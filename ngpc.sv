==> flow/design.v <==
module next_grant_precalculate #(parameter CHANNELS = 8)
( rst, clk, req, gnt, next_gnt);
input rst,clk;
input [(CHANNELS-1):0] req;
input [(CHANNELS-1):0] gnt;
output reg [(CHANNELS-1):0] next_gnt;
reg [(CHANNELS-1):0] mask;
localparam size=2;
reg [(size-1):0] state;
localparam RESET = 'b01;
localparam NEXT_GRANT = 'b10;
always@(posedge clk, posedge rst)
begin
if(rst == 1'b1)
begin
state = RESET;
end
else
case(state)
RESET:
begin
state = NEXT_GRANT;
end
NEXT_GRANT:
begin
state = state;
end
default:
begin
state = RESET;
end
endcase
end
always@(posedge clk, posedge rst)
begin
if(rst == 1'b1)
begin
next_gnt = 0;
mask =0;
end
else
case(state)
RESET:
begin
next_gnt = 0;
mask = ~0;
end
NEXT_GRANT: 
begin
mask = ~{gnt[CHANNELS-2:0], gnt[CHANNELS-1]}+1;
if(mask ==0)
mask=~0;
else
mask = mask;
next_gnt = req & mask;
if((next_gnt == 0) && (req !=0))
next_gnt = req;
end
default:
begin
mask = mask;
next_gnt = next_gnt;
end 
endcase
end
endmodule
# Tool chain data of next_grant_precalculate
# The steps from the RTL of next_grant_precalculate to its reports follow in flow order.
# Line numbers count from 1 in the design file above.
# Operators: Yosys type, input widths -> output width; for muxes data width and select width s.
# Cell names lack the library's common part.
# A cell with n/a has no value.
# setup
top_module	next_grant_precalculate
clk_port	clk
library	sky130hd
lib_corner	tt_025C_1v80

# After elaboration
# Source: Yosys, flattened and elaborated, memories not mapped. Widths are those after wreduce. Registers that Yosys merges into a memory's read port (data or address) are not register bits. Print and check cells do not count. Equal cells are merged and count once.
# bits
reg_bits	10
inputBits	18
out_inout_bits	8
elab_cells	17
# classes
n_addsub	1
eq_ne	2
n_mux	5
bitwise	2
reduce_and_logical	5
# op_table
operator	count
$mux 8	3
$logic_not 8->1	2
$pmux 8 s2	1
$add 8x1->8 const B	1
$and 8x8->8	1
$not 8->8	1
$reduce_bool 8->1	1
$pmux 2 s2	1
$eq 2x1->1 const B	1
$eq 2x2->1 const B	1
$reduce_bool 2->1	1
$logic_and 1x1->1	1

# Depth
# Longest topological path by Yosys (ltp), each cell counted once; first at word level (registers and memories cut), then after technology mapping (sequential cells cut; the memories' decode and read muxes count).
# depth
word_depth	10
abc_area	0
ltp_mapped	9
ltp_nobuf	8

# Netlist
# Source: synth_stat.txt of the flow (Yosys; design flattened, memories mapped). It holds for the ABC_AREA given above (unset counts as 0); a run with the other value may have another netlist.
# mapped
cell_count	74
yosys_area_um2	711.9
sequential_area_um2	251.5
ff_cells	10
n_buf	2
# by_type
type	count	type_area_um2
dfrtp_1	9	225.216
a32o_1	5	50.048
a21o_1	5	37.536
dfstp_2	1	26.275
inv_1	6	22.522
and2_1	3	18.768
nor4_1	3	18.768
o2111ai_1	2	17.517
or2b_2	2	17.517
xnor2_1	2	17.517
o32ai_2	1	16.266
a21oi_1	3	15.014
o31ai_1	2	15.014
or4_1	2	15.014
ha_1	1	12.512
nor4_2	1	12.512
buf_6	1	11.261
nor2_1	3	11.261
# Other cell types: 20; their cells: 22.

# Timing after synthesis
# Source: OpenSTA report_checks on the synthesized netlist (no wires, ideal clock, input and output delay 20% of the period each), path of least setup slack; recovery checks are left aside. Register names are those of the netlist, which keeps one name where synthesis merged equal registers.
# synth_path
kind	input to register
startpoint	in gnt[7]
endpoint	reg next_gnt[2]
tclk_ps	3600
input_delay_ps	720
setup_ps	126
t_first_pin_ps	720
t_arrival_ps	2461
required_time_ps	3474
setup_slack_ps	1013
delay_ps	1867
driving_pins	7
path_buffers	1
synth_period_reached_ps	2587
# "delay_ps" = arrival - input delay + setup time.
# "driving_pins": output pins that drive a net of the path, with the launching flip-flop's if there is one; two outputs of one cell count as two.
# "synth_period_reached_ps" = period - worst setup slack (recovery checks aside). The figure is calculated, with input and output delays left at 20% of the set period.
# The rows between start and end are the longest chain of elaborated cells between them; the timing report does not say that the signal goes this way. Where chains are equally long, one stands for them.
# A line is the first line of the expression or statement that the cell stems from. Yosys adds cells for indexed reads and writes and turns some case tables into memories.
# At most two assigning lines are given for a register; there are more.
# synth_via
cell_sequence	or4_4 -> nor4_2 -> mux2i_1 -> o32ai_2 -> and2_1 -> buf_6 -> a221o_1
elab_chain_len	10
cone_cells	10
cone_lines	5
classes_between	1 x add/sub; 4 x mux; 2 x logic; 3 x reduce/logical
# synth_rtl
item	line_no	source
from (decl)	5	input [(CHANNELS-1):0] gnt;
$not 8->8	50	mask = ~{gnt[CHANNELS-2:0], gnt[CHANNELS-1]}+1;
$add 8x1->8	50
$logic_not 8->1	51	if(mask ==0)
$mux 8	51
$mux 8	42	case(state)
$and 8x8->8	55	next_gnt = req & mask;
$logic_not 8->1	56	if((next_gnt == 0) && (req !=0))
$logic_and 1x1->1	56
$mux 8	56
$pmux 8 s2	42
to (assign)	55
to (assign)	57	next_gnt = req;
to (decl)	6	output reg [(CHANNELS-1):0] next_gnt;

# Timing after layout
# From the final timing report of flow run A: the path of least setup slack in the routed layout; clock arrival at registers is part of the times.
# The path's times are printed in steps of 10 ps; the period is the one set.
# layout_path
kind	input to register
startpoint	in gnt[3]
endpoint	reg next_gnt[2]
tclk_ps	2620
input_delay_ps	520
setup_ps	60
t_first_pin_ps	520
t_arrival_ps	2460
required_time_ps	2820
setup_slack_ps	360
driving_pins	7
path_buffers	1
# The rows between start and end are the longest chain of elaborated cells between them; the timing report does not say that the signal goes this way. Where chains are equally long, one stands for them.
# At most two assigning lines are given for a register; there are more.
# layout_via
cell_sequence	buf_6 -> or4_4 -> or3_1 -> and3_1 -> o32ai_2 -> and2_4 -> a221o_1
elab_chain_len	10
cone_cells	10
cone_lines	5
classes_between	1 x add/sub; 4 x mux; 2 x logic; 3 x reduce/logical
# layout_rtl
item	line_no	source
from (decl)	5	input [(CHANNELS-1):0] gnt;
$not 8->8	50	mask = ~{gnt[CHANNELS-2:0], gnt[CHANNELS-1]}+1;
$add 8x1->8	50
$logic_not 8->1	51	if(mask ==0)
$mux 8	51
$mux 8	42	case(state)
$and 8x8->8	55	next_gnt = req & mask;
$logic_not 8->1	56	if((next_gnt == 0) && (req !=0))
$logic_and 1x1->1	56
$mux 8	56
$pmux 8 s2	42
to (assign)	55
to (assign)	57	next_gnt = req;
to (decl)	6	output reg [(CHANNELS-1):0] next_gnt;

# Module next_grant_precalculate, platform sky130hd: 2 stored runs of the flow (Yosys, OpenROAD) with differing settings, in no particular order. Input and output delays are each 20% of the period that was set; the output load is 0.01 pF.
# "worst_path_allowed_less_slack_ps" means the part of the period allowed to the worst setup path (the constraints hold back 20% at inputs and 20% at outputs) less its slack; where the path has registers, the arrival times of their clocks count too.
# By "total_power_uw" is meant OpenSTA's value without simulated activity: inputs other than the clock are taken to toggle once in ten clock periods, and the tool carries that through the logic.
# "worst_path_allowed_less_slack_ps" is known to 10 ps.
# Among the settings, -- means not set for that run.
run	period_ns	CORE_UTILIZATION	SETUP_SLACK_MARGIN	PLACE_DENSITY_LB_ADDON	CELL_PAD_IN_SITES_GLOBAL_PLACEMENT	TNS_END_PERCENT	ABC_AREA	GPL_TIMING_DRIVEN	CTS_CLUSTER_SIZE	CTS_CLUSTER_DIAMETER	MAX_ROUTING_LAYER	CAP_MARGIN	CORE_MARGIN	SLEW_MARGIN	PLACE_DENSITY	CORE_ASPECT_RATIO	CELL_PAD_IN_SITES_DETAIL_PLACEMENT	GPL_ROUTABILITY_DRIVEN	MIN_ROUTING_LAYER	setup_worst_slack_ps	worst_path_allowed_less_slack_ps	critical_path_type	total_negative_slack_ps	stdcell_area_um2	total_power_uw	synthesis_area_um2	design_die_area_um2	post_route_util_pct
flow run A	2.62	47	0.57	0.21	1	5	0	1	58	382	met4	20	2	20	--	--	--	--	--	362	1730	input to register	0	1162.4	451.4	711.9	1842.1	79.9
flow run B	1.3	43	-0.12	--	1	--	0	1	--	--	--	20	2	15	0.69	1.46	0	0	met1	-816	1860	input to register	-6099	1297.5	867.8	711.9	2003.0	84.7
