==> flow/design.v <==
module grant #(parameter CHANNELS = 8, parameter WIDTH = 32, parameter weightlimit = 16)
(reset, clk, request, next_gnt, weight, gnt);
input reset, clk;
input [(CHANNELS-1):0] request;
input [(CHANNELS-1):0] next_gnt;
input [(WIDTH-1):0] weight;
output reg [(CHANNELS-1):0] gnt;
reg [(WIDTH-1):0] s_counter;
reg [(CHANNELS-1):0] s_request;
reg [(WIDTH-1):0] s_weight;
localparam size = 4;
reg [(size-1):0] state;
localparam RESET = 'b0001;
localparam GRANT_PROCESS = 'b0010;
localparam COUNT = 'b0100;
localparam GETWEIGHT = 'b1000;
always@(posedge clk, posedge reset)
begin
if(reset == 1'b1)
s_request=0;
else
s_request=request;
end
always@(posedge clk, posedge reset)
begin
if(reset == 1'b1)
begin
 state=0;
end
else
begin
case(state)
GRANT_PROCESS:
begin
if(gnt !=0)
state= GETWEIGHT;
else 
state= state;
end
GETWEIGHT:
begin 
state = COUNT;
end
COUNT:
begin
if(s_counter >= s_weight)
state = GRANT_PROCESS;
else if (s_counter >= weightlimit)
state = GRANT_PROCESS;
else
state = state;
end
default:
begin
state = GRANT_PROCESS;
end
endcase
end
end
always@(posedge clk, posedge reset)
begin
if(reset == 1'b1)
begin
gnt = 0;
s_counter=0;
s_weight=0;
end
else
case(state)
RESET: 
begin
gnt =0;
s_counter=0;
end
GRANT_PROCESS:
begin
gnt = request & next_gnt & (~next_gnt +1);
s_counter=2;
end
GETWEIGHT:
begin
s_weight = weight;
end
COUNT:
begin
s_counter=s_counter+1;
gnt=gnt;
end
default:
begin 
gnt= gnt;
s_counter = s_counter;
end
endcase
end
endmodule
# Reports on grant
# What the tools print for grant, step after step.
# Lines are those of the file above, counted from 1.
# Operators: Yosys type, input widths -> output width; for muxes data width and select width s.
# Cell names lack the library's common part.
# A cell with - has no value.
# setup
top	grant
clock_port	clk
library	sky130hd
lib_corner	tt_025C_1v80

# Elaborated design
# Counts by Yosys on the flattened word-level netlist (proc, flatten, opt, wreduce; memories kept). Register bits leave out memories and registers merged into their read ports (data or address). Print and check cells are left out. Cells with the same type and inputs are merged into one.
# word_totals
input_bits	50
out_inout_bits	8
regBits	76
elab_cells	27
# op_classes
n_reduce_logical	4
logic	3
eq_ne	6
muxes	6
addsub	2
compare	2
# ops
cell	n
$pmux 32 s3	1
$add 32x1->32 const B	1
$ge 32x32->1	1
$ge 32x5->1 const B	1
$and 8x8->8	2
$pmux 8 s2	1
$pmux 4 s3	1
$mux 4	3
$add 8x1->8 const B	1
$not 8->8	1
$reduce_bool 8->1	1
$eq 4x1->1 const B	1
$eq 4x2->1 const B	1
$eq 4x3->1 const B	1
$eq 4x4->1 const B	1
$ne 3x3->1 const B	1
$reduce_bool 3->1	1
$ne 2x2->1 const B	1
$reduce_and 2->1	1
$reduce_bool 2->1	1

# Longest topological paths
# Longest topological path by Yosys (ltp), each cell counted once; first at word level (registers and memories cut), then after technology mapping (sequential cells cut; the memories' decode and read muxes count).
# logic_depth
depth_word	4
ABC_AREA	1
depth_mapped	15
mapped_depth_nobuf	15

# After synthesis
# Yosys stat after the flow's synthesis: flattened, memories mapped to cells. It holds for the ABC_AREA given above (unset counts as 0); a run with the other value may have another netlist.
# Totals and module areas in this step are rounded.
# by_type
cell	n	type_area_um2
dfrtp_1	75	1876.8
nand2_1	158	593.069
ha_1	35	437.92
inv_1	93	349.085
o21ai_0	56	280.269
nor2_1	62	232.723
nand3_1	36	180.173
a21oi_1	20	100.096
nor3_2	9	90.086
nand4_1	13	81.328
nor2_2	8	50.048
nor3_1	9	45.043
o22ai_1	7	43.792
xor2_1	5	43.792
a21o_1	4	30.029
clkbuf_1	8	30.029
dfstp_2	1	26.275
buf_2	4	20.019
# Not listed: further types 17, cells in them 23.
# mapped
stdcells	626
yosys_area_mm2	0.00467
seqArea_mm2	0.0019
flip_flops	76
n_buf	14

# Worst setup path after synthesis
# OpenSTA on the mapped netlist: ideal clock, no wires. The path of least setup slack (recovery checks aside). Input and output delay are each 20% of the period. Register names are those of the netlist, which keeps one name where synthesis merged equal registers.
# synth_timing
path_type	reg-to-reg
from	register s_counter[0]
to	register s_counter[22]
t_required_ns	4.021
arrival_ns	1.334
setup_ns	0.119
tclk_ns	4.14
slack_ns	2.687
launch_ns	0.000
stages	8
n_path_buf	0
path_delay_ns	1.453
synth_period_reached_ns	1.453
# "path_delay_ns" is the arrival time less input delay plus setup time.
# "stages" counts driving pins, that of a launching flip-flop among them; a cell with two outputs on the path counts twice.
# "synth_period_reached_ns" is the clock period less the worst setup slack; recovery checks do not enter. This is arithmetic on one report: input and output delays are still those of the set period (20% each).
# The rows between start and end are the longest chain of elaborated cells between them; the timing report does not say that the signal goes this way. Where chains are equally long, one stands for them.
# A line is the first line of the expression or statement that the cell stems from. Yosys adds cells for indexed reads and writes and turns some case tables into memories.
# A register here has more assigning lines than the two given.
# synth_via
path_cell_list	dfrtp_1 > ha_1 > nand3_2 > nor2_2 > nand4_2 > nor3_2 > nand2_1 > o21a_1
elab_chain_len	2
cone_cells	2
cone_lines	2
cone_classes	add/sub: 1; mux: 1
# synth_lines
element	line_no	source
from (decl)	8	reg [(WIDTH-1):0] s_counter;
from (assign)	86	s_counter=s_counter+1;
from (assign)	92	s_counter = s_counter;
$add 32x1->32	86
$pmux 32 s3	69	case(state)
to (assign)	86
to (assign)	92
to (decl)	8

# Timing after layout
# Path of least setup slack in the final report of flow run A (OpenROAD, finished layout, wires in). Where an end is a register, its clock arrival counts in the times.
# layout_timing
path_type	reg-to-reg
from	register s_counter[0]
to	register s_counter[19]
n_path_buf	2
setup_ns	0.12
launch_ns	0.33
tclk_ns	1.53
slack_ns	-0.08
arrival_ns	1.83
stages	8
t_required_ns	1.75
# The rows between start and end are the longest chain of elaborated cells between them; the timing report does not say that the signal goes this way. Where chains are equally long, one stands for them.
# A register here has more assigning lines than the two given.
# layout_via
path_cell_list	dfrtp_1 > buf_4 > buf_4 > nand3_4 > nor2_4 > nand4_1 > nor4_1 > nor2_1
elab_chain_len	2
cone_cells	2
cone_lines	2
cone_classes	add/sub: 1; mux: 1
# layout_lines
element	line_no	source
from (decl)	8	reg [(WIDTH-1):0] s_counter;
from (assign)	86	s_counter=s_counter+1;
from (assign)	92	s_counter = s_counter;
$add 32x1->32	86
$pmux 32 s3	69	case(state)
to (assign)	86
to (assign)	92
to (decl)	8

Subject: grant on sky130hd, stored results

Hello all,

Stored flow runs of grant (2 of them; Yosys, OpenROAD, sky130hd). They differ in their settings and are not a sequence. Constraints: input delay and output delay 20% of the set period each, output load 0.01 pF.
"achievedPeriod_ns" = clock period - worst setup slack. The figure is calculated, with input and output delays left at 20% of the set period.
By "worst_path_time_ns" is meant the share of the clock period that the worst setup path is allowed (20% is reserved at inputs, 20% at outputs), minus its slack. Clock arrival times at its registers enter into it.
"power_total_w": no workload was simulated; the value follows from the tool's default switching activity.
Values from the reports are rounded here.

Flow run A, flow files:
==> flow/run.sh <==
#!/bin/bash
# the make line also repeats the synthesis and layout settings of config.mk as NAME=value (left out here)
make -C /OpenROAD-flow-scripts/flow DESIGN_CONFIG=/design/flow/config.mk WORK_HOME=/design/flow/orfs CLKGATE_MAP_FILE= finish
==> flow/config.mk <==
export PLATFORM = sky130hd
export DESIGN_NAME = grant
export DESIGN_NICKNAME = grant
export VERILOG_FILES = /design/flow/design.v
export SDC_FILE = /design/flow/constraint.sdc
export NUM_CORES = 4
export LEC_CHECK = 0
export ABC_AREA = 1
export CAP_MARGIN = 20
export CELL_PAD_IN_SITES_GLOBAL_PLACEMENT = 0
export CORE_ASPECT_RATIO = 1.68
export CORE_MARGIN = 2
export CORE_UTILIZATION = 43
export CTS_CLUSTER_DIAMETER = 98
export PLACE_DENSITY_LB_ADDON = 0.17
export SETUP_SLACK_MARGIN = -0.07
export SLEW_MARGIN = 10
==> flow/constraint.sdc <==
create_clock -name core_clock -period 1.53 [get_ports {clk}]
set_input_delay 0.3060 -clock core_clock [delete_from_list [all_inputs] [get_ports {clk}]]
set_output_delay 0.3060 -clock core_clock [all_outputs]
set_load 0.01 [all_outputs]

==> results of flow run A, as CSV <==
result,value
synth_area_mm2,0.00467
worst_path_time_ns,1.61
critical_path_type,"reg-to-reg"
achievedPeriod_ns,1.614
finalUtil_pct,60.7
setup_tns_ns,-0.409
power_total_w,0.00849
final_stdcell_area_mm2,0.00647
setup_ws_ns,-0.084
die_area_mm2,0.0117

Flow run B, flow files:
==> flow/run.sh <==
#!/bin/bash
# the make line also repeats the synthesis and layout settings of config.mk as NAME=value (left out here)
make -C /OpenROAD-flow-scripts/flow DESIGN_CONFIG=/design/flow/config.mk WORK_HOME=/design/flow/orfs CLKGATE_MAP_FILE= finish
==> flow/config.mk <==
export PLATFORM = sky130hd
export DESIGN_NAME = grant
export DESIGN_NICKNAME = grant
export VERILOG_FILES = /design/flow/design.v
export SDC_FILE = /design/flow/constraint.sdc
export NUM_CORES = 4
export LEC_CHECK = 0
export CAP_MARGIN = 20
export CORE_MARGIN = 2
export CORE_UTILIZATION = 40
export SETUP_SLACK_MARGIN = 0.15
export SLEW_MARGIN = 20
==> flow/constraint.sdc <==
create_clock -name core_clock -period 2.61 [get_ports {clk}]
set_input_delay 0.5220 -clock core_clock [delete_from_list [all_inputs] [get_ports {clk}]]
set_output_delay 0.5220 -clock core_clock [all_outputs]
set_load 0.01 [all_outputs]

==> results of flow run B, as CSV <==
result,value
die_area_mm2,0.011
setup_tns_ns,0.000
synth_area_mm2,0.00407
achievedPeriod_ns,2.363
setup_ws_ns,0.247
finalUtil_pct,51.8
final_stdcell_area_mm2,0.00508
power_total_w,0.0039
worst_path_time_ns,2.36
critical_path_type,"reg-to-reg"

Thanks
